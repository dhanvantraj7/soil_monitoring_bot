==> flow/design.v <==
module line_follower(
input clk,
input [11:0] l, r, c,
output reg [1:0] m1, m2
);
reg [2:0] node_count = 3'b0;
reg [6:0] counter = 6'b0;
reg [6:0] counter1 = 6'b0;
reg [7:0] DC = 8'b0;
reg S, S1;
always @ (posedge clk)					
begin
	if(counter < 6'd50 )
	begin
		if(counter >= (100)/2)
		begin
			counter = counter + 1'b1;
			S = 0;
		end
		else
		begin
			counter = counter + 1'b1;
			S = 1;
		end
	end	
	else 
	begin
		counter = 1'b1;
		S = 1;
	end
end
always @ (posedge clk)
begin
	if (l>12'd3000 && r>12'd3000 && c>12'd3000)
	begin
		node_count <= node_count + 1'b1;
		if(node_count == 3'd2 || node_count == 3'd5)
		begin
			m2[1] <= (S==1)?0:1;
			m2[0] <= (S==1)?1:0;
			m1[1] <= (S==1)?1:0;
			m1[0] <= (S==1)?0:1;
		end
	end
	else if(l>12'd3000 || (l>12'd3000 && c>12'd3000))
		begin
			m1[1] <= 0; 
			m1[0] <= 0; 
			m2[1] <= (S==1)?1:0;
			m2[0] <= (S==1)?0:1;
		end
	else if(r>12'd3000 || (r>12'd3000 && c>12'd3000))
		begin
			m2[1] <= 0; 
			m2[0] <= 0; 
			m1[1] <= (S==1)?1:0;
			m1[0] <= (S==1)?0:1;
		end
	else
		begin
			m1[1] <= (S==1)?1:0;
			m1[0] <= (S==1)?0:1;
			m2[1] <= (S==1)?1:0;
			m2[0] <= (S==1)?0:1;
		end
end
endmodule
### From RTL to reports: line_follower

What the tools print for line_follower, step after step.
Lines are those of the file above, counted from 1.
Operators carry their Yosys type and port widths (W data, S select, Z words).
Cell names lack the library's common part.
Not given: -

| set-up | value |
|---|---|
| design top | line_follower |
| clock input | clk |
| cell library | sky130hd |
| corner | tt_025C_1v80 |

### Word-level counts

Yosys after proc, flatten, opt, wreduce and memory -nomap, before mapping. Memory bits, and registers merged into a memory's read port (data or address), are not among the register bits. Print and check cells are not counted. Equal cells are merged and count once.

| cells by class | value |
|---|---|
| equal/unequal tests | 3 |
| divide/modulo/power cells | 0 |
| shift operators | 0 |
| add/subtract/negate cells | 2 |
| $lt $le $gt $ge | 5 |
| muxes and demuxes | 15 |
| bitwise gates (word level) | 0 |
| multiply operators | 0 |
| reduce/logical cells | 7 |

Operators by type and width:

| operator | count |
|---|---|
| $gt A12 B12 Y1 const B | 3 |
| $mux W1 | 15 |
| $add A7 B1 Y7 const B | 1 |
| $ge A7 B6 Y1 const B | 1 |
| $lt A7 B6 Y1 const B | 1 |
| $logic_and A1 B1 Y1 | 4 |
| $logic_or A1 B1 Y1 | 3 |
| $add A3 B1 Y3 const B | 1 |
| $eq A3 B2 Y1 const B | 1 |
| $eq A3 B3 Y1 const B | 1 |
| $ne A2 B1 Y1 const B | 1 |

| storage and ports | value |
|---|---|
| input bits | 37 |
| bits in writable memories | 0 |
| memory cells | 0 |
| bits in read-only memories | 0 |
| bits in latches | 0 |
| flip-flop bits (word level) | 15 |
| word width x clocked read ports | 0 |
| output and inout bits | 4 |

### Longest topological paths

Yosys ltp: most cells in a row. Word level: on the elaborated netlist, between registers, memories and ports. Mapped: between sequential cells and ports; inverters and the memories' decode and read muxes count.

| depth | value |
|---|---|
| depth in word-level cells | 6 |
| ABC_AREA | 0 |
| mapped depth | 5 |
| depth with buffers taken out | 5 |

### After synthesis

Yosys stat after the flow's synthesis: flattened, memories mapped to cells. It holds for the ABC_AREA given above (unset counts as 0); a run with the other value may have another netlist.

| synthesis totals | value |
|---|---|
| standard cells after synthesis | 71 |
| mapped area | 809.5 µm² |
| flip-flops | 15 |
| sequential area | 370.4 µm² |

Cell types:

| cell | count | total area (µm²) |
|---|---|---|
| edfxtp_1 | 7 | 210.202 |
| dfxtp_1 | 8 | 160.154 |
| ha_1 | 5 | 62.56 |
| nor4_4 | 2 | 42.541 |
| mux2_2 | 2 | 22.522 |
| nor2_1 | 6 | 22.522 |
| a31o_1 | 2 | 17.517 |
| nand4b_1 | 2 | 17.517 |
| xnor2_1 | 2 | 17.517 |
| xor2_1 | 2 | 17.517 |
| o311ai_2 | 1 | 16.266 |
| inv_1 | 4 | 15.014 |
| a31oi_1 | 2 | 12.512 |
| nand4_2 | 1 | 12.512 |
| nor2b_1 | 2 | 12.512 |
| nand2_1 | 3 | 11.261 |
| or3_4 | 1 | 11.261 |
| and4b_1 | 1 | 10.01 |

Other cell types: 16; their cells: 18.

### Timing after synthesis

Path of least setup slack by OpenSTA after synthesis, without wires, with an ideal clock, recovery checks aside; 20% of the period is set as input and as output delay. Where synthesis merged equal registers, the netlist keeps one of their names.

| path after synthesis | value |
|---|---|
| path kind | in2reg |
| from | input port l[1] |
| to | register m2[1] |
| path slack | 156 ps |
| library setup time | 260 ps |
| data required time | 1,580 ps |
| arrival | 1,424 ps |
| input delay | 368 ps |
| stages | 5 |
| launch time at the first pin | 368 ps |
| buffers on the path | 0 |
| clock period | 1,840 ps |
| path delay | 1,316 ps |
| period reached after synthesis | 1,684 ps |

"path delay" = arrival - input delay + setup time.
"stages" counts driving pins, that of a launching flip-flop among them; a cell with two outputs on the path counts twice.
"period reached after synthesis" is the clock period less the worst setup slack; recovery checks do not enter. This is arithmetic on one report: input and output delays are still those of the set period (20% each).
The rows between start and end are the longest chain of elaborated cells between them; the timing report does not say that the signal goes this way. Where chains are equally long, one stands for them.
A line is the first line of the expression or statement that the cell stems from. Yosys adds cells for indexed reads and writes and turns some case tables into memories.
A register here has more assigning lines than the two given.
The path ends at the data pin of a flip-flop with enable; ways to the enable are not counted.

| between the ends, after synthesis | value |
|---|---|
| path through | or3_4 -> nor4_4 -> nor2_2 -> a21o_1 -> mux2_2 |
| length of the longest elaborated chain | 5 |

RTL lines, path after synthesis:

| item | RTL line | source |
|---|---|---|
| start: declaration | 3 | `input [11:0] l, r, c,` |
| $gt A12 B12 Y1 | 45 | `else if(l>12'd3000 \|\| (l>12'd3000 && c>12'd3000))` |
| $logic_and A1 B1 Y1 | 45 |  |
| $logic_or A1 B1 Y1 | 45 |  |
| $mux W1 | 45 |  |
| $mux W1 | 34 | `if (l>12'd3000 && r>12'd3000 && c>12'd3000)` |
| end: assignment | 39 | `m2[1] <= (S==1)?0:1;` |
| end: assignment | 49 | `m2[1] <= (S==1)?1:0;` |
| end: declaration | 4 | `output reg [1:0] m1, m2` |

Subject: line_follower on sky130hd, stored results

Hello all,

Module line_follower, platform sky130hd: 2 stored runs of the flow (Yosys, OpenROAD) with differing settings, in no particular order. Input and output delays are each 20% of the period that was set; the output load is 0.01 pF.

## Run 1

==> flow/run.sh <==
#!/bin/bash
# the make line also repeats the synthesis and layout settings of config.mk as NAME=value (left out here)
make -C /OpenROAD-flow-scripts/flow DESIGN_CONFIG=/design/flow/config.mk WORK_HOME=/design/flow/orfs CLKGATE_MAP_FILE= finish
==> flow/config.mk <==
export PLATFORM = sky130hd
export DESIGN_NAME = line_follower
export DESIGN_NICKNAME = line_follower
export VERILOG_FILES = /design/flow/design.v
export SDC_FILE = /design/flow/constraint.sdc
export NUM_CORES = 4
export LEC_CHECK = 0
export CAP_MARGIN = 20
export CELL_PAD_IN_SITES_GLOBAL_PLACEMENT = 3
export CORE_MARGIN = 2
export CORE_UTILIZATION = 51
export CTS_CLUSTER_DIAMETER = 372
export GPL_ROUTABILITY_DRIVEN = 1
export MAX_ROUTING_LAYER = met5
export PLACE_DENSITY_LB_ADDON = 0.29
export SETUP_SLACK_MARGIN = 0.44
export SLEW_MARGIN = 20
export TNS_END_PERCENT = 80
==> flow/constraint.sdc <==
create_clock -name core_clock -period 2.5 [get_ports {clk}]
set_input_delay 0.5000 -clock core_clock [delete_from_list [all_inputs] [get_ports {clk}]]
set_output_delay 0.5000 -clock core_clock [all_outputs]
set_load 0.01 [all_outputs]

Run 1: unfinished; error FLW-0024 in placement

## Run 2

==> flow/run.sh <==
#!/bin/bash
# the make line also repeats the synthesis and layout settings of config.mk as NAME=value (left out here)
make -C /OpenROAD-flow-scripts/flow DESIGN_CONFIG=/design/flow/config.mk WORK_HOME=/design/flow/orfs CLKGATE_MAP_FILE= finish
==> flow/config.mk <==
export PLATFORM = sky130hd
export DESIGN_NAME = line_follower
export DESIGN_NICKNAME = line_follower
export VERILOG_FILES = /design/flow/design.v
export SDC_FILE = /design/flow/constraint.sdc
export NUM_CORES = 4
export LEC_CHECK = 0
export CAP_MARGIN = 20
export CELL_PAD_IN_SITES_GLOBAL_PLACEMENT = 3
export CORE_MARGIN = 6
export CORE_UTILIZATION = 50
export CTS_CLUSTER_SIZE = 82
export MAX_ROUTING_LAYER = met5
export MIN_ROUTING_LAYER = met1
export PLACE_DENSITY_LB_ADDON = 0.07
export SETUP_SLACK_MARGIN = 0.18
export SLEW_MARGIN = 20
export TNS_END_PERCENT = 45
==> flow/constraint.sdc <==
create_clock -name core_clock -period 3.29 [get_ports {clk}]
set_input_delay 0.6580 -clock core_clock [delete_from_list [all_inputs] [get_ports {clk}]]
set_output_delay 0.6580 -clock core_clock [all_outputs]
set_load 0.01 [all_outputs]

Run 2: unfinished; error FLW-0024 in placement

Thanks
